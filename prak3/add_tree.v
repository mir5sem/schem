==> flow/design.v <==
`timescale 1ns / 1ps
module adder_tree 
#(
    SIZE = 32
)
(
    input clk,
    input [SIZE-1:0] a,
    input [SIZE-1:0] b,
    output [SIZE:0] q 
);
genvar i, j;
generate
begin
    for (i = 0; i < SIZE; i = i + 1)
        begin: add
            reg [SIZE-1-i:0] s;
            reg [SIZE-1-i:0] c;
        end
    reg [SIZE-1-2:0] c_grand;
    for (i = 0; i < SIZE; i = i + 1)
    begin
        for (j = 0; j < SIZE-i; j = j + 1)
        begin
            if (i == 0)
                always@(posedge clk)
                    { add[i].c[j], add[i].s[j] } <= a[j] + b[j];
            else 
                always@(posedge clk)   
                    { add[i].c[j], add[i].s[j] } <= add[i-1].c[j] + add[i-1].s[j+1];
        end
     end
    for (i = 0; i < SIZE; i = i + 1)
    begin
      assign q[i] = add[i].s[0];  
    end 
    assign q[SIZE] = c_grand[SIZE-2-1];
    for (i = 0; i < SIZE-2; i = i + 1)
    begin
        if (i == 0)
            always@(posedge clk)
                c_grand[0] <= add[0].c[SIZE-1] + add[1].c[SIZE-2];
        else         
            always@(posedge clk)
                c_grand[i] <= c_grand[i-1] + add[i+1].c[SIZE-i-1];        
    end
end
endgenerate
endmodule
# == Step by step through the tools: adder_tree ==
# What the tools print for adder_tree, step after step.
# Lines are those of the file above, counted from 1.
# Operators carry their Yosys type and port widths (W data, S select, Z words).
# Not given: --
# inputs
design,adder_tree
clock_port,clk
cell_library,sky130hd
lib_corner,tt_025C_1v80

# == Elaborated design ==
# Counts by Yosys on the flattened word-level netlist (proc, flatten, opt, wreduce; memories kept). Register bits leave out memories and registers merged into their read ports (data or address); mux counts leave out enables and synchronous resets folded into registers. Print and check cells are left out. Cells with the same type and inputs are merged into one.
# bits
in_bits,65
out_inout_bits,33
word_cells,1552
reg_bits,1024
# classes
addsub,528
# ops
cell,n
$add A1 B1 Y2,496
$add A1 B1 Y1,32

# == Longest topological paths ==
# Yosys ltp: most cells in a row. Word level: on the elaborated netlist, between registers, memories and ports. Mapped: between sequential cells and ports; inverters and the memories' decode and read muxes count.
# logic_depth
ltp_word,1
ABC_AREA,0
ltp_mapped,1
ltp_nobuf,1

# == Synthesis result ==
# Source: synth_stat.txt of the flow (Yosys; design flattened, memories mapped). It holds for the ABC_AREA given above (unset counts as 0); a run with the other value may have another netlist.
# synth_totals
flip_flops,1024
n_buf,33
area_um2,27237.4
stdcells,1586
# by_type
cell,n,area_total_um2
sky130_fd_sc_hd__dfxtp_1,1024,2.05E+04
sky130_fd_sc_hd__ha_1,496,6.21E+03
sky130_fd_sc_hd__xor2_1,32,280.269
sky130_fd_sc_hd__buf_4,33,247.738
sky130_fd_sc_hd__conb_1,1,3.754

# == Path before layout ==
# OpenSTA on the mapped netlist: ideal clock, no wires. The path of least setup slack (recovery checks aside). Input and output delay are each 20% of the period. Register names are those of the netlist, which keeps one name where synthesis merged equal registers.
# synth_timing
path_kind,flip-flop to flip-flop
from,reg genblk0.add[9].s[1]
to,reg genblk0.add[10].s[0]
t_first_pin_ns,0.000
setup_slack_ns,0.259
delay_ns,0.664
arrival_ns,0.542
setup_time_ns,0.122
stages,2
path_buffers,0
period_ns,0.923
period_less_setup_slack_ns,0.664
# "delay_ns" is the arrival time less input delay plus setup time.
# "stages" counts driving pins, that of a launching flip-flop among them; a cell with two outputs on the path counts twice.
# "period_less_setup_slack_ns" = period - worst setup slack (recovery checks aside). The figure is calculated, with input and output delays left at 20% of the set period.
# Between the ends stands the longest chain of elaborated cells between them, by number of cells; it is not shown to be the way that was timed. Of several equally long chains one is given.
# A line is the first line of the expression or statement that the cell stems from. Yosys adds cells for indexed reads and writes and turns some case tables into memories.
# synth_between
path_cell_list,sky130_fd_sc_hd__dfxtp_1 sky130_fd_sc_hd__ha_1
elab_chain_len,1
cells_between,1
cone_lines,1
cone_classes,1 x add/sub
# synth_lines
item,line_no,source
start: declaration,17,reg [SIZE-1-i:0] s;
$add A1 B1 Y2,30,"{ add[i].c[j], add[i].s[j] } <= add[i-1].c[j] + add[i-1].s[j+1];"
end: declaration,17,

# == Path in the finished layout ==
# Path of least setup slack in the final report of run A (OpenROAD, finished layout, wires in). Where an end is a register, its clock arrival counts in the times.
# layout_timing
path_kind,flip-flop to output port
from,reg genblk0.add[6].s[0]
to,out q[6]
path_buffers,1
arrival_ns,1.16
t_first_pin_ns,0.72
period_ns,0.709
stages,2
setup_slack_ns,-0.60
# layout_between
path_cell_list,sky130_fd_sc_hd__dfxtp_2 sky130_fd_sc_hd__buf_6
elab_chain_len,0
cells_between,0
cone_lines,0
# layout_lines
item,line_no,source
start: declaration,17,reg [SIZE-1-i:0] s;
end: declaration,10,output [SIZE:0] q

# 2 stored runs of adder_tree in the flow (synthesis by Yosys, layout by OpenROAD, sky130hd cells), in arbitrary order. Constraints: input delay and output delay 20% of the set period each, output load 0.01 pF.
# "timing.achieved_period_ns" means the clock period less the worst setup slack. The figure is calculated, with input and output delays left at 20% of the set period.
# By "worst_path_allowed_less_slack_ns" is meant the share of the clock period that the worst setup path is allowed (20% is reserved at inputs, 20% at outputs), minus its slack. Clock arrival times at its registers enter into it.
# "totalPower_uw" is the tool's figure for a default switching activity; nothing was simulated.
# Among the settings, -- means not set for that run.
run name,period_ns,CORE_UTILIZATION,SETUP_SLACK_MARGIN,PLACE_DENSITY_LB_ADDON,CTS_CLUSTER_SIZE,CAP_MARGIN,CORE_MARGIN,SLEW_MARGIN,PLACE_DENSITY,CELL_PAD_IN_SITES_DETAIL_PLACEMENT,CTS_CLUSTER_DIAMETER,MAX_ROUTING_LAYER,synthArea_um2,die_footprint_um2,layout_stdcell_area_um2,layout_utilization_pct,setup_worst_slack_ns,timing.setup.tns_ns,hold_ws_ns,totalPower_uw,timing.achieved_period_ns,worst_path_allowed_less_slack_ns,critical_path_type
run A,0.709,15,0.17,0.21,87,25,2,20,--,--,--,--,27237.4,185008.0,41847.6,23.2,-0.596,-18.132,0.020,145819,1.305,1.16,flip-flop to output port
run B,1.04,43,0.31,--,--,0,7,20,0.62,0,120,met5,27237.4,70585.9,32755.2,52.1,-0.251,-7.159,0.163,88457,1.291,1.08,flip-flop to output port
